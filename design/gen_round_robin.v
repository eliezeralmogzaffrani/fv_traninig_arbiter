==> flow/design.v <==
module gen_ms1_ls1 #( parameter W = 128 )
(
 input  wire [W-1:0] in,
 output wire [W-1:0] select,
 input  wire ls_mode
);
reg [W-1:0] mat[W-1:0];
reg [W-1:0] select_int;
function [W-1:0] bit_swizzle;
 input [W-1:0] in;
 reg [W-1:0] out;
 integer x;
 begin
  for (x=0;x<W;x=x+1) out[(W-1-x)] = in[x];
  bit_swizzle = out;
 end 
endfunction
integer i,k;
wire [W-1:0] in_int = ls_mode ? bit_swizzle(in) : in;
assign select = ls_mode ? bit_swizzle(select_int) : select_int;
always @* begin
   mat[W-1] = {W{1'b0}};
   for (i=W-2;i>=0;i=i-1) mat[i] = {1'b1,mat[i+1][W-1:1]};
   select_int[W-1] = in_int[W-1];
   for (k=0;k<W;k=k+1) select_int[k] = ~|(mat[k]&in_int)&in_int[k];  
end
endmodule
module gen_round_robin(
 clk,
 reset_n,
 sp,
 in,
 arb,
 restart,
 restart_in,
 select,
 last
);
parameter 
       W = 8;
input clk;
input reset_n;
input sp;  
input [W-1:0] in;  
input arb;  
input restart;  
input [W-1:0] restart_in;  
output [W-1:0] select;  
output [W-1:0] last;  
reg [W-1:0] last;
reg [2*W-1:0] vec[W-1:0];
reg [W-1:0] vec_inv[2*W-1:0];
reg [2*W-1:0] mat[W-1:0];
reg [2*W-1:0] sp_in;
wire [2*W-1:0] sp_select;
integer i,j;
parameter
     L = 2048'h0,
	 H = 2048'h1;
wire [W-1:0] base = restart ? {restart_in[W-2:0],restart_in[W-1]} : last;
always @(*) begin
 mat[0] = {{W-1{1'b0}},{W{1'b1}},1'b0};
 for (i=1;i<W;i=i+1) mat[i] = {mat[i-1][2*W-2:0],1'b0};
 for (i=0;i<W;i=i+1) vec[i] = base[i] ? (mat[i]&{in,in}) : L[2*W-1:0];
 for (j=0;j<W;j=j+1) for (i=0;i<2*W;i=i+1) vec_inv[i][j] = vec[j][i];
 for (i=0;i<2*W;i=i+1) sp_in[i] = sp ? in[i%W] : |vec_inv[i];
end
gen_ms1_ls1 #(.W(2*W)) gen_ms1_ls1(
 .ls_mode(1'b1),
 .in(sp_in),
 .select(sp_select)
);
wire [W-1:0] select = (sp_select[2*W-1:W])|(sp_select[W-1:0]); 
always @(posedge clk or negedge reset_n)
  begin
    if (~reset_n) last <= H[W-1:0];
     else
    if (arb) last <= select;    
  end 
endmodule
======== From RTL to reports: gen_round_robin ========
The steps from the RTL of gen_round_robin to its reports follow in flow order.
Lines are those of the file above, counted from 1.
Library cell names are shortened.
The mark - stands for no value.
inputs
  design top .............................. gen_round_robin
  clock port .............................. clk
  standard-cell library ................... sky130hd
  library corner .......................... tt_025C_1v80

======== After elaboration ========
Source: Yosys, flattened and elaborated. Widths are those after wreduce; folded enables and synchronous resets count as part of the registers. Registers that Yosys merges into a memory's read port (data or address) are not register bits. Print and check cells do not count. Equal cells are merged and count once.
cells by class
  muxes and demuxes ....................... 25
  bitwise gates (word level) .............. 16
  reductions and logical operators ........ 45
operators by type and width
  cell                 number
  8-bit OR reduction   17
  16-bit two-way mux   1
  1-bit two-way mux    16
  1-bit AND            15
  1-bit logical NOT    15
  15-bit OR reduction  1
  15-bit two-way mux   1
  14-bit OR reduction  1
  14-bit two-way mux   1
  13-bit OR reduction  1
  13-bit two-way mux   1
  12-bit OR reduction  1
  12-bit two-way mux   1
  11-bit OR reduction  1
  11-bit two-way mux   1
  10-bit OR reduction  1
  10-bit two-way mux   1
  9-bit OR reduction   1
  9-bit two-way mux    1
  8-bit OR             1
  8-bit two-way mux    1
  7-bit OR reduction   1
  6-bit OR reduction   1
  5-bit OR reduction   1
  4-bit OR reduction   1
  3-bit OR reduction   1
  2-bit OR reduction   1
word-level totals
  flip-flop bits (word level) ............. 8
  bits of input ports ..................... 21
  output and inout bits ................... 16
  word-level cells ........................ 87

======== Logic depth ========
Yosys ltp: most cells in a row. Word level: on the elaborated netlist, between registers, memories and ports. Mapped: between sequential cells and ports; inverters and the memories' decode and read muxes count.
depth
  word-level depth ........................ 8
  ABC_AREA ................................ 0
  depth in mapped cells ................... 9

======== After synthesis ========
Source: synth_stat.txt of the flow (Yosys; design flattened, memories mapped). It holds for the ABC_AREA given above (unset counts as 0); a run with the other value may have another netlist.
synthesis totals
  cells in the netlist .................... 106
  synthesis area .......................... 895.9 um2
  sequential part of the area ............. 201.4 um2
  flip-flops .............................. 8
  buffer cells ............................ 4
cells by type
  type      number  area in all (um2)
  dfrtp_1   7       175.168
  nand2_1   15      56.304
  mux2_2    4       45.043
  nor4_4    2       42.541
  a31oi_1   6       37.536
  o21ai_0   7       35.034
  buf_6     3       33.782
  nor2_1    9       33.782
  o31ai_1   4       30.029
  dfstp_2   1       26.275
  nor4b_1   3       26.275
  nor3b_2   2       25.024
  nor4b_4   1       23.773
  mux2_1    2       22.522
  a21boi_4  1       18.768
  nor2b_1   3       18.768
  o22ai_1   3       18.768
  nor3_4    1       16.266
Other cell types: 22; their cells: 32.
The figures by module come from a second, unflattened synthesis with its own total; it is not the netlist above.
unflattened totals
  cell total of the unflattened synthesis .. 142
  area total of the unflattened synthesis .. 1139.8 um2
Each row is one instance without its submodules.
by module
  module               times used  cells  area (um2)  seq. area (um2)
  gen_round_robin      1           66     655.6       201.4
  gen_ms1_ls1 #(W=16)  1           76     484.2       0.0

======== Worst setup path after synthesis ========
OpenSTA on the mapped netlist: ideal clock, no wires. The path of least setup slack (recovery checks aside). Input and output delay are each 20% of the period. Register names are those of the netlist, which keeps one name where synthesis merged equal registers.
timing post-synthesis
  path type ............................... input to output
  start ................................... input port sp
  end ..................................... output port select[4]
  period .................................. 4160 ps
  launch time at the first pin ............ 832 ps
  data arrival time ....................... 2602 ps
  required time ........................... 3328 ps
  setup slack ............................. 726 ps
  path delay .............................. 1770 ps
  stages on the path ...................... 8
  path buffers ............................ 1
  synthesis period reached ................ 3434 ps
"path delay" = arrival - input delay + setup time.
At an output port there is no setup time.
"stages on the path" counts driving pins, that of a launching flip-flop among them; a cell with two outputs on the path counts twice.
"synthesis period reached" = period - worst setup slack (recovery checks aside). The figure is calculated, with input and output delays left at 20% of the set period.
Between the ends stands the longest chain of elaborated cells between them, by number of cells; it is not shown to be the way that was timed. Of several equally long chains one is given.
A line is the first line of the expression or statement that the cell stems from. Yosys adds cells for indexed reads and writes and turns some case tables into memories.
on the way, post-synthesis
  path through ............................ buf_6 -> nor4b_4 -> nor2_2 -> or3_4 -> a21boi_4 -> nor4_2 -> a31oi_1 -> nor2b_1
  cells in the longest elaborated chain ... 5
ends and longest elaborated chain, post-synthesis
  item                 line  source
  from (decl)          43    input sp;
  1-bit two-way mux    66    for (i=0;i<2*W;i=i+1) sp_in[i] = sp ? in[i%W] : |vec_inv[i];
  12-bit OR reduction  25    for (k=0;k<W;k=k+1) select_int[k] = ~|(mat[k]&in_int)&in_int[k];
  1-bit logical NOT    25
  1-bit AND            25
  8-bit OR             73    wire [W-1:0] select = (sp_select[2*W-1:W])|(sp_select[W-1:0]);
  to (decl)            48    output [W-1:0] select;

======== Path in the finished layout ========
Path of least setup slack in the final report of flow run A (OpenROAD, finished layout, wires in). Where an end is a register, its clock arrival counts in the times.
The path's times are printed in steps of 10 ps; the period is the one set.
timing after layout
  path type ............................... input to output
  start ................................... input port restart
  end ..................................... output port select[3]
  period .................................. 6130 ps
  launch time at the first pin ............ 1230 ps
  data arrival time ....................... 4490 ps
  required time ........................... 4900 ps
  setup slack ............................. 420 ps
  stages on the path ...................... 10
  path buffers ............................ 3
Between the ends stands the longest chain of elaborated cells between them, by number of cells; it is not shown to be the way that was timed. Of several equally long chains one is given.
on the way, after layout
  path through ............................ clkdlybuf4s50_1 -> buf_4 -> nor4b_4 -> nor2_2 -> o31ai_1 -> nand4_2 -> nor3_4 -> or3b_1 -> nand2_1 -> clkdlybuf4s50_1
  cells in the longest elaborated chain ... 8
ends and longest elaborated chain, after layout
  item                 line  source
  from (decl)          46    input restart;
  8-bit two-way mux    60    wire [W-1:0] base = restart ? {restart_in[W-2:0],restart_in[W-1]} : last;
  9-bit two-way mux    64    for (i=0;i<W;i=i+1) vec[i] = base[i] ? (mat[i]&{in,in}) : L[2*W-1:0];
  8-bit OR reduction   66    for (i=0;i<2*W;i=i+1) sp_in[i] = sp ? in[i%W] : |vec_inv[i];
  1-bit two-way mux    66
  11-bit OR reduction  25    for (k=0;k<W;k=k+1) select_int[k] = ~|(mat[k]&in_int)&in_int[k];
  1-bit logical NOT    25
  1-bit AND            25
  8-bit OR             73    wire [W-1:0] select = (sp_select[2*W-1:W])|(sp_select[W-1:0]);
  to (decl)            48    output [W-1:0] select;

Hand-over note for gen_round_robin

Flow measurements of gen_round_robin on sky130hd: 2 stored runs with different settings, listed in no order. Input and output delays are each 20% of the period that was set; the output load is 0.01 pF.
"achieved period" = clock period - worst setup slack. The figure is calculated, with input and output delays left at 20% of the set period.
"time on the worst setup path" is the time allowed to the run's worst setup path (the clock period less input and output delay, where it has them) less its slack. Clock arrival times count: a late capture clock shortens it, a late launch clock lengthens it.
"total power after layout" rests on the timing tool's default activity at the inputs, not on a simulated workload.
"time on the worst setup path" is given in steps of 10 ps.

======== flow run A ========
==> flow/run.sh <==
#!/bin/bash
# the make line also repeats the synthesis and layout settings of config.mk as NAME=value (left out here)
make -C /OpenROAD-flow-scripts/flow DESIGN_CONFIG=/design/flow/config.mk WORK_HOME=/design/flow/orfs CLKGATE_MAP_FILE= finish
==> flow/config.mk <==
export PLATFORM = sky130hd
export DESIGN_NAME = gen_round_robin
export DESIGN_NICKNAME = gen_round_robin
export VERILOG_FILES = /design/flow/design.v
export SDC_FILE = /design/flow/constraint.sdc
export NUM_CORES = 4
export LEC_CHECK = 0
export CAP_MARGIN = 20
export CORE_MARGIN = 2
export CORE_UTILIZATION = 40
export SLEW_MARGIN = 20
==> flow/constraint.sdc <==
create_clock -name core_clock -period 6.13 [get_ports {clk}]
set_input_delay 1.2260 -clock core_clock [delete_from_list [all_inputs] [get_ports {clk}]]
set_output_delay 1.2260 -clock core_clock [all_outputs]
set_load 0.01 [all_outputs]

-------- measured, flow run A --------
  achieved period ......................... 5714 ps
  worst hold slack in the final report .... 599 ps
  standard-cell area after routing ........ 1287.5 um2
  netlist area reported by Yosys .......... 895.9 um2
  worst setup slack after layout .......... 416 ps
  time on the worst setup path ............ 3260 ps
  class of the worst setup path ........... input to output
  utilization ............................. 0.593
  area inside the die boundary ............ 2634.3 um2
  total power after layout ................ 0.1917 mW
  post-route setup TNS .................... 0 ps

======== flow run B ========
==> flow/run.sh <==
#!/bin/bash
# the make line also repeats the synthesis and layout settings of config.mk as NAME=value (left out here)
make -C /OpenROAD-flow-scripts/flow DESIGN_CONFIG=/design/flow/config.mk WORK_HOME=/design/flow/orfs CLKGATE_MAP_FILE= finish
==> flow/config.mk <==
export PLATFORM = sky130hd
export DESIGN_NAME = gen_round_robin
export DESIGN_NICKNAME = gen_round_robin
export VERILOG_FILES = /design/flow/design.v
export SDC_FILE = /design/flow/constraint.sdc
export NUM_CORES = 4
export LEC_CHECK = 0
export CAP_MARGIN = 20
export CELL_PAD_IN_SITES_GLOBAL_PLACEMENT = 3
export CORE_MARGIN = 7
export CORE_UTILIZATION = 71
export CTS_CLUSTER_SIZE = 75
export GPL_TIMING_DRIVEN = 1
export HOLD_SLACK_MARGIN = -0.04
export MAX_ROUTING_LAYER = met4
export PLACE_DENSITY = 0.56
export SETUP_SLACK_MARGIN = 1.5
export SLEW_MARGIN = 30
==> flow/constraint.sdc <==
create_clock -name core_clock -period 5.53 [get_ports {clk}]
set_input_delay 1.1060 -clock core_clock [delete_from_list [all_inputs] [get_ports {clk}]]
set_output_delay 1.1060 -clock core_clock [all_outputs]
set_load 0.01 [all_outputs]

-------- flow run B --------
  no results, placement failed with GPL-0301

End of note.
